==> flow/design.v <==
module hilotof_io (
    input clock,
    input sys_reset,
    input uart_rx,
    output uart_tx,
    output reg dut_reset,
    output reg [31:0] dut_din,
    output reg dut_din_valid,
    input [31:0] dut_dout,
    output dut_dout_ready,
    input dut_dout_valid
);
    function [4:0] ascii_to_hex;
        input [7:0] i_ascii;
        case(i_ascii)
            "0": ascii_to_hex = 5'h10;
            "1": ascii_to_hex = 5'h11;
            "2": ascii_to_hex = 5'h12;
            "3": ascii_to_hex = 5'h13;
            "4": ascii_to_hex = 5'h14;
            "5": ascii_to_hex = 5'h15;
            "6": ascii_to_hex = 5'h16;
            "7": ascii_to_hex = 5'h17;
            "8": ascii_to_hex = 5'h18;
            "9": ascii_to_hex = 5'h19;
            "A": ascii_to_hex = 5'h1A;
            "B": ascii_to_hex = 5'h1B;
            "C": ascii_to_hex = 5'h1C;
            "D": ascii_to_hex = 5'h1D;
            "E": ascii_to_hex = 5'h1E;
            "F": ascii_to_hex = 5'h1F;
            default: ascii_to_hex = 5'h00;
        endcase
    endfunction
    function [7:0] hex_to_ascii;
        input [3:0] i_ascii;
        case(i_ascii)
            4'h0: hex_to_ascii = "0";
            4'h1: hex_to_ascii = "1";
            4'h2: hex_to_ascii = "2";
            4'h3: hex_to_ascii = "3";
            4'h4: hex_to_ascii = "4";
            4'h5: hex_to_ascii = "5";
            4'h6: hex_to_ascii = "6";
            4'h7: hex_to_ascii = "7";
            4'h8: hex_to_ascii = "8";
            4'h9: hex_to_ascii = "9";
            4'hA: hex_to_ascii = "A";
            4'hB: hex_to_ascii = "B";
            4'hC: hex_to_ascii = "C";
            4'hD: hex_to_ascii = "D";
            4'hE: hex_to_ascii = "E";
            4'hF: hex_to_ascii = "F";
        endcase
    endfunction
    wire uart_rx_valid;
    wire [7:0] uart_rx_data;
    wire [4:0] decoded_rx = ascii_to_hex(uart_rx_data);
    always @(posedge clock)
    begin
        dut_reset <= 1'b0;
        if (uart_rx_valid) begin
            dut_din_valid <= 1'b0;
            if (decoded_rx[4])
                dut_din <= {dut_din[27:0], decoded_rx[3:0]};
            else if (uart_rx_data == "R")
                dut_reset <= 1'b1;
            else if (uart_rx_data == "\r" || uart_rx_data == "\n")
                dut_din_valid <= 1'b1;
        end
        if (sys_reset) begin
            dut_reset <= 1'b1;
            dut_din <= 32'b0;
            dut_din_valid <= 1'b0;
        end
    end
    reg uart_tx_valid;
    reg [7:0] uart_tx_data;
    wire tx_busy;
    reg tx_in_progress;
    reg [11:0] tx_count;
    reg [31:0] tx_shiftreg;
    always @(posedge clock)
    begin
        uart_tx_valid <= 1'b0;
        if (dut_dout_valid && !tx_in_progress) begin
            tx_shiftreg <= dut_dout;
            tx_count <= 4'b0;
            tx_in_progress <= 1'b1;
        end else if (tx_in_progress && !uart_tx_valid && !tx_busy) begin
            if (tx_count < 8) begin
                uart_tx_valid <= 1'b1;
                uart_tx_data <= hex_to_ascii(tx_shiftreg[31:28]);
                tx_shiftreg <= {tx_shiftreg[27:0], 4'b0000};
            end else if (tx_count == 8) begin
                uart_tx_valid <= 1'b1;
                uart_tx_data <= "\r";
            end else if (tx_count == 9) begin
                uart_tx_valid <= 1'b1;
                uart_tx_data <= "\n";
            end else if (&tx_count) begin  
                tx_in_progress <= 1'b0;
            end
            tx_count <= tx_count + 1'b1;
        end
        if (sys_reset) begin
            uart_tx_valid <= 1'b0;
            uart_tx_data <= 8'b0;
            tx_in_progress <= 1'b0;
            tx_count <= 4'b0;
        end
    end
    assign dut_dout_ready = !tx_in_progress;
    uart_rx #(
        .clk_freq(100000000),
        .baud(115200)
    ) uart_rx_i (
        .clk(clock),
        .rx(uart_rx),
        .rx_ready(uart_rx_valid),
        .rx_data(uart_rx_data)
    );
    uart_tx #(
        .clk_freq(100000000),
        .baud(115200)
    ) uart_tx_i (
        .clk(clock),
        .tx_start(uart_tx_valid),
        .tx_data(uart_tx_data),
        .tx_busy(tx_busy),
        .tx(uart_tx)
    );
endmodule
module baud_tick_gen(
	input clk, enable,
	output tick);
parameter clk_freq = 12000000;
parameter baud = 115200;
parameter oversampling = 1;
function integer log2(input integer v); begin log2=0; while(v >> log2) log2 = log2 + 1; end endfunction
localparam acc_width = log2(clk_freq / baud) + 8;  
reg [acc_width:0] acc = 0;
localparam shiftlimiter = log2((baud * oversampling) >> (31 - acc_width));  
localparam inc = ((baud * oversampling << (acc_width - shiftlimiter)) + (clk_freq >> (shiftlimiter + 1))) / (clk_freq >> shiftlimiter);  
always @(posedge clk) if (enable) acc <= acc[acc_width-1:0] + inc[acc_width:0]; else acc <= inc[acc_width:0];
assign tick = acc[acc_width];
endmodule
module uart_rx(
	input clk,
	input rx,
	output reg rx_ready,
	output reg [7:0] rx_data,  
	output rx_idle,  
	output reg rx_eop = 0  
);
parameter clk_freq = 12000000;
parameter baud = 115200;
parameter oversampling = 8;  
localparam
	IDLE      = 4'b0000,
	BIT_START = 4'b0001,
	BIT0      = 4'b1000,
	BIT1      = 4'b1001,
	BIT2      = 4'b1010,
	BIT3      = 4'b1011,
	BIT4      = 4'b1100,
	BIT5      = 4'b1101,
	BIT6      = 4'b1110,
	BIT7      = 4'b1111,
	BIT_STOP  = 4'b0010;
reg [3:0] rx_state = 0;
wire os_tick;
baud_tick_gen #(clk_freq, baud, oversampling) tickgen(.clk(clk), .enable(1'b1), .tick(os_tick));
reg [1:0] rx_sync = 2'b11;
always @(posedge clk) if(os_tick) rx_sync <= {rx_sync[0], rx};
reg [1:0] filter_cnt = 2'b11;
reg rx_bit = 1'b1;
always @(posedge clk)
	if(os_tick) begin
		if((rx_sync[1] == 1'b1) && (filter_cnt != 2'b11)) filter_cnt <= filter_cnt + 1'd1;
		if((rx_sync[1] == 1'b0) && (filter_cnt != 2'b00)) filter_cnt <= filter_cnt - 1'd1;
		if(filter_cnt == 2'b11) rx_bit <= 1'b1;
		else 
		if(filter_cnt == 2'b00) rx_bit <= 1'b0;
	end
function integer log2(input integer v); begin log2 = 0; while(v >> log2) log2 = log2 + 1; end endfunction
localparam l2o = log2(oversampling);
reg [l2o-2:0] os_cnt = 0;
always @(posedge clk) if(os_tick) os_cnt <= (rx_state == IDLE) ? 1'd0 : os_cnt + 1'd1;
wire sample_now = os_tick && (os_cnt == ((oversampling / 2) - 1));
always @(posedge clk)
	case(rx_state)
		IDLE:      if(~rx_bit) rx_state <= BIT_START;
		BIT_START: if(sample_now) rx_state <= BIT0;
		BIT0:      if(sample_now) rx_state <= BIT1;
		BIT1:      if(sample_now) rx_state <= BIT2;
		BIT2:      if(sample_now) rx_state <= BIT3;
		BIT3:      if(sample_now) rx_state <= BIT4;
		BIT4:      if(sample_now) rx_state <= BIT5;
		BIT5:      if(sample_now) rx_state <= BIT6;
		BIT6:      if(sample_now) rx_state <= BIT7;
		BIT7:      if(sample_now) rx_state <= BIT_STOP;
		BIT_STOP:  if(sample_now) rx_state <= IDLE;
		default:   rx_state <= IDLE;
	endcase
always @(posedge clk) begin
	if(sample_now && rx_state[3]) begin
		rx_data <= {rx_bit, rx_data[7:1]};
	end
end
always @(posedge clk)
begin
	rx_ready <= (sample_now && (rx_state == BIT_STOP) && rx_bit);  
end
reg [l2o+1:0] gap_cnt = 0;
always @(posedge clk)
	if (rx_state != IDLE) 
		gap_cnt <= 0;
	else
		if(os_tick & ~gap_cnt[l2o+1]) gap_cnt <= gap_cnt + 1'd1;
assign rx_idle = gap_cnt[l2o+1];
always @(posedge clk) rx_eop <= os_tick & ~gap_cnt[l2o+1] & &gap_cnt[l2o:0];
endmodule
module uart_tx(
	input clk,
	input tx_start,
	input [7:0] tx_data,
	output tx,
	output tx_busy);
parameter clk_freq = 12000000;
parameter baud = 115200;
wire bit_tick;
baud_tick_gen #(clk_freq, baud) tickgen(.clk(clk), .enable(tx_busy), .tick(bit_tick));
localparam
	IDLE      = 4'b0000,  
	BIT_START = 4'b0100,  
	BIT0      = 4'b1000,  
	BIT1      = 4'b1001,  
	BIT2      = 4'b1010,  
	BIT3      = 4'b1011,  
	BIT4      = 4'b1100,  
	BIT5      = 4'b1101,  
	BIT6      = 4'b1110,  
	BIT7      = 4'b1111,  
	BIT_STOP1 = 4'b0010,  
	BIT_STOP2 = 4'b0011;  
reg [3:0] tx_state = IDLE;
wire tx_ready = (tx_state == 0);
assign tx_busy = ~tx_ready;
reg [7:0] tx_shift = 0;
always @(posedge clk)
begin
	if (tx_ready & tx_start)
		tx_shift <= tx_data;
	else
	if (tx_state[3] & bit_tick)
		tx_shift <= (tx_shift >> 1);
	case (tx_state)
		IDLE:      if(tx_start) tx_state <= BIT_START;
		BIT_START: if(bit_tick) tx_state <= BIT0;
		BIT0:      if(bit_tick) tx_state <= BIT1;
		BIT1:      if(bit_tick) tx_state <= BIT2;
		BIT2:      if(bit_tick) tx_state <= BIT3;
		BIT3:      if(bit_tick) tx_state <= BIT4;
		BIT4:      if(bit_tick) tx_state <= BIT5;
		BIT5:      if(bit_tick) tx_state <= BIT6;
		BIT6:      if(bit_tick) tx_state <= BIT7;
		BIT7:      if(bit_tick) tx_state <= BIT_STOP1;
		BIT_STOP1: if(bit_tick) tx_state <= BIT_STOP2;
		BIT_STOP2: if(bit_tick) tx_state <= IDLE;
		default:   if(bit_tick) tx_state <= IDLE;
	endcase
end
assign tx = (tx_state < 4) | (tx_state[3] & tx_shift[0]);
endmodule
**Step by step through the tools: hilotof_io**

Tool output for the design above, in the order of the flow.
Line numbers count from 1 in the design file above.
Operators carry their Yosys type and port widths (W data, S select, Z words).
Not given: n/a

- Top: hilotof_io
- Clock input: clock
- Standard-cell library: sky130hd
- Library corner: tt_025C_1v80

**Word level**

Counts by Yosys on the flattened word-level netlist (proc, flatten, opt, wreduce; memories kept). Print and check cells are left out. Cells with the same type and inputs are merged into one.
Yosys's memory passes give these memory sizes; they may raise the number of words (mostly to a power of two), join words into wider ones and drop unused or constant bits.

- Register bits after elaboration: 159
- Latch bits: 0
- Memory bits (writable): 0
- Memory bits (read-only): 112
- Word width x clocked read ports: 7
- Memory cells: 1
- Output and inout port bits: 36

- Add/sub/neg operators: 6
- $mul: 0
- Divide/modulo/power cells: 0
- Magnitude comparators: 2
- Equality and inequality tests: 69
- Shifts and indexed selects: 0
- Multiplexer cells: 53
- Bitwise gates (word level): 7
- Reductions and logical operators: 35

Memories:

| memory | depth | bits a word | read ports | wr ports | RTL line | source |
|---|---|---|---|---|---|---|
| (no name shown) | 16 | 7 | 1 | 0 | 37 | `case(i_ascii)` |

Operators with widths:

| kind | count |
|---|---|
| $mux W4 | 24 |
| $mux W32 | 3 |
| $pmux W4 S11 | 2 |
| $eq A8 B6 Y1 const B | 10 |
| $pmux W5 S16 | 1 |
| $eq A4 B4 Y1 const B | 16 |
| $eq A8 B7 Y1 const B | 7 |
| $mux W8 | 5 |
| $ne A2 B2 Y1 const B | 16 |
| $eq A12 B4 Y1 const B | 2 |
| $reduce_and A12 Y1 | 2 |
| $ne A2 B1 Y1 const B | 10 |
| $add A18 B12 Y19 const B | 1 |
| $add A18 B9 Y19 const B | 1 |
| $eq A8 B4 Y1 const B | 2 |
| $mux W1 | 16 |
| $reduce_bool A2 Y1 | 7 |
| $add A12 B1 Y12 const B | 1 |
| $lt A12 B4 Y1 const B | 1 |
| $reduce_bool A12 Y1 | 1 |
| $reduce_and A11 Y1 | 1 |
| $logic_and A1 B1 Y1 | 9 |
| $reduce_and A2 Y1 | 4 |
| $eq A4 B2 Y1 const B | 2 |
| $logic_not A4 Y1 | 2 |
| $reduce_and A5 Y1 | 1 |
| $eq A4 B1 Y1 const B | 1 |
| $lt A4 B3 Y1 const B | 1 |

Other operator kinds: 17; their cells: 23.

**Depth**

Depth = most cells in a row (Yosys ltp): at word level without a register or memory, in the mapped netlist without a sequential cell, where the memories' decode and read muxes count.

- Depth in word-level cells: 7
- ABC_AREA: 0
- Mapped depth: 11
- Mapped depth without buffers: 10

**After synthesis**

Yosys stat after the flow's synthesis: flattened, memories mapped to cells. It holds for the ABC_AREA given above (unset counts as 0); a run with the other value may have another netlist.

- Cell count: 661
- Chip area (Yosys): 0.0066864 mm²
- Sequential part of the area: 0.0037736 mm²
- Flip-flops: 157

Cell types:

| cell type | count |
|---|---|
| sky130_fd_sc_hd__edfxtp_1 | 63 |
| sky130_fd_sc_hd__dfxtp_1 | 94 |
| sky130_fd_sc_hd__nand2_1 | 117 |
| sky130_fd_sc_hd__mux2i_1 | 35 |
| sky130_fd_sc_hd__nor2_1 | 75 |
| sky130_fd_sc_hd__xnor2_1 | 23 |
| sky130_fd_sc_hd__ha_1 | 10 |
| sky130_fd_sc_hd__inv_1 | 31 |
| sky130_fd_sc_hd__a21oi_1 | 20 |
| sky130_fd_sc_hd__xor2_1 | 11 |
| sky130_fd_sc_hd__o21ai_0 | 19 |
| sky130_fd_sc_hd__clkbuf_1 | 25 |
| sky130_fd_sc_hd__mux2_2 | 7 |
| sky130_fd_sc_hd__nor4_1 | 12 |
| sky130_fd_sc_hd__buf_12 | 3 |
| sky130_fd_sc_hd__and2_1 | 9 |
| sky130_fd_sc_hd__and3_1 | 9 |
| sky130_fd_sc_hd__nor3_1 | 11 |

Not listed: further types 37, cells in them 87.
The figures by module come from a second, unflattened synthesis with its own total; it is not the netlist above.

- Cells (unflattened synthesis): 760
- Area (unflattened synthesis): 0.0073896 mm²

Each row is one instance without its submodules.

By module:

| module | times used | cells | area (mm²) |
|---|---|---|---|
| hilotof_io | 1 | 453 | 0.0040939 |
| uart_rx | 1 | 95 | 0.0012087 |
| baud_tick_gen | 1 | 91 | 0.0008295 |
| baud_tick_gen | 1 | 75 | 0.0006669 |
| uart_tx | 1 | 46 | 0.0005906 |

**Timing after synthesis**

Path of least setup slack by OpenSTA after synthesis, without wires, with an ideal clock, recovery checks aside; 20% of the period is set as input and as output delay. Where synthesis merged equal registers, the netlist keeps one of their names.

- Path type: reg-to-reg
- Start: register uart_tx_i.tx_state[1]
- End: register (no name shown)
- Clock period: 3.65 ns
- Library setup time: 0.074 ns
- Data arrival time: 3.060 ns
- Required time: 3.576 ns
- Slack: 0.515 ns
- Path delay: 3.134 ns
- Stages on the path: 12
- Path buffers: 1
- Synthesis period reached: 3.135 ns

"path delay" is the arrival time less input delay plus setup time.
"stages on the path" counts driving pins, that of a launching flip-flop among them; a cell with two outputs on the path counts twice.
"synthesis period reached" is the clock period less the worst setup slack; recovery checks do not enter. This is arithmetic on one report: input and output delays are still those of the set period (20% each).
At most two assigning lines are given for a register; there are more.

- Cell sequence: sky130_fd_sc_hd__edfxtp_1 > sky130_fd_sc_hd__clkbuf_1 > sky130_fd_sc_hd__nor4b_2 > sky130_fd_sc_hd__nand4_1 > sky130_fd_sc_hd__nand2_1 > sky130_fd_sc_hd__mux2i_1 > sky130_fd_sc_hd__inv_1 > sky130_fd_sc_hd__ha_1 > sky130_fd_sc_hd__and2_1 > sky130_fd_sc_hd__o211ai_1 > sky130_fd_sc_hd__nand3_1 > sky130_fd_sc_hd__mux2i_1

Ends and longest elaborated chain, after synthesis:

| element | RTL line | source |
|---|---|---|
| start, declared | 247 | `reg [3:0] tx_state = IDLE;` |
| start, assigned | 259 | `IDLE: if(tx_start) tx_state <= BIT_START;` |
| start, assigned | 260 | `BIT_START: if(bit_tick) tx_state <= BIT0;` |

No chain of elaborated cells between the ends is given.

**Worst path after layout**

Path of least setup slack in the final report of flow run 1 (OpenROAD, finished layout, wires in). Where an end is a register, its clock arrival counts in the times.

- Path type: input-to-reg
- Start: input dut_dout_valid
- End: register (no name shown)
- Clock period: 4.84 ns
- Input delay: 0.97 ns
- Library setup time: 0.07 ns
- Data arrival time: 3.47 ns
- Required time: 5.18 ns
- Slack: 1.71 ns
- Stages on the path: 11
- Path buffers: 2

- Cell sequence: sky130_fd_sc_hd__clkdlybuf4s50_1 > sky130_fd_sc_hd__nor2b_2 > sky130_fd_sc_hd__buf_4 > sky130_fd_sc_hd__mux2_2 > sky130_fd_sc_hd__mux2i_1 > sky130_fd_sc_hd__inv_1 > sky130_fd_sc_hd__ha_1 > sky130_fd_sc_hd__and2_1 > sky130_fd_sc_hd__o211ai_1 > sky130_fd_sc_hd__nand3_1 > sky130_fd_sc_hd__mux2i_1

Ends and longest elaborated chain, after layout:

| element | RTL line | source |
|---|---|---|
| start, declared | 11 | `input dut_dout_valid` |

No chain of elaborated cells between the ends is given.

==> results <==
hilotof_io through Yosys and OpenROAD on sky130hd: 2 stored runs, unordered, with their settings and measured results. The constraints put input and output delay at 20% of the set period each and load the outputs with 0.01 pF.
"period reached" = clock period - worst setup slack. The figure is calculated, with input and output delays left at 20% of the set period.
"worst path time" = time allowed to the worst setup path (clock period - input delay - output delay, where it has them) - its slack; a late launch clock adds to it, a late capture clock takes from it.
"total power of the final layout" is the tool's figure for a default switching activity; nothing was simulated.

### Flow run 1

==> flow/run.sh <==
#!/bin/bash
# the make line also repeats the synthesis and layout settings of config.mk as NAME=value (left out here)
make -C /OpenROAD-flow-scripts/flow DESIGN_CONFIG=/design/flow/config.mk WORK_HOME=/design/flow/orfs CLKGATE_MAP_FILE= finish
==> flow/config.mk <==
export PLATFORM = sky130hd
export DESIGN_NAME = hilotof_io
export DESIGN_NICKNAME = hilotof_io
export VERILOG_FILES = /design/flow/design.v
export SDC_FILE = /design/flow/constraint.sdc
export NUM_CORES = 4
export LEC_CHECK = 0
export CAP_MARGIN = 20
export CORE_MARGIN = 8
export CORE_UTILIZATION = 28
export GPL_ROUTABILITY_DRIVEN = 1
export GPL_TIMING_DRIVEN = 1
export PLACE_DENSITY = 0.36
export SETUP_SLACK_MARGIN = -0.06
export SLEW_MARGIN = 0
export TNS_END_PERCENT = 50
==> flow/constraint.sdc <==
create_clock -name core_clock -period 4.84 [get_ports {clock}]
set_input_delay 0.9680 -clock core_clock [delete_from_list [all_inputs] [get_ports {clock}]]
set_output_delay 0.9680 -clock core_clock [all_outputs]
set_load 0.01 [all_outputs]

Results of flow run 1:
- Total power of the final layout: 2845 uW
- Setup slack of the worst path: 1.712 ns
- Period reached: 3.128 ns
- Yosys chip area after synthesis: 0.0066864 mm²
- Worst path time: 2.16 ns
- Critical path kind: input-to-reg
- Area of the standard cells in the finished layout: 0.0082391 mm²
- Utilization in the final report: 35.1%
- Area of the die: 0.0290805 mm²
- Worst hold slack: 0.405 ns
- Setup total negative slack: 0.000 ns

### Flow run 2

==> flow/run.sh <==
#!/bin/bash
# the make line also repeats the synthesis and layout settings of config.mk as NAME=value (left out here)
make -C /OpenROAD-flow-scripts/flow DESIGN_CONFIG=/design/flow/config.mk WORK_HOME=/design/flow/orfs CLKGATE_MAP_FILE= finish
==> flow/config.mk <==
export PLATFORM = sky130hd
export DESIGN_NAME = hilotof_io
export DESIGN_NICKNAME = hilotof_io
export VERILOG_FILES = /design/flow/design.v
export SDC_FILE = /design/flow/constraint.sdc
export NUM_CORES = 4
export LEC_CHECK = 0
export CAP_MARGIN = 20
export CORE_MARGIN = 2
export CORE_UTILIZATION = 40
export SLEW_MARGIN = 20
==> flow/constraint.sdc <==
create_clock -name core_clock -period 4.05 [get_ports {clock}]
set_input_delay 0.8100 -clock core_clock [delete_from_list [all_inputs] [get_ports {clock}]]
set_output_delay 0.8100 -clock core_clock [all_outputs]
set_load 0.01 [all_outputs]

Results of flow run 2:
- Total power of the final layout: 3429 uW
- Setup slack of the worst path: 1.232 ns
- Period reached: 2.818 ns
- Yosys chip area after synthesis: 0.0066864 mm²
- Worst path time: 2.82 ns
- Critical path kind: reg-to-reg
- Area of the standard cells in the finished layout: 0.0081478 mm²
- Utilization in the final report: 49.5%
- Area of the die: 0.0177662 mm²
- Worst hold slack: 0.408 ns
- Setup total negative slack: 0.000 ns
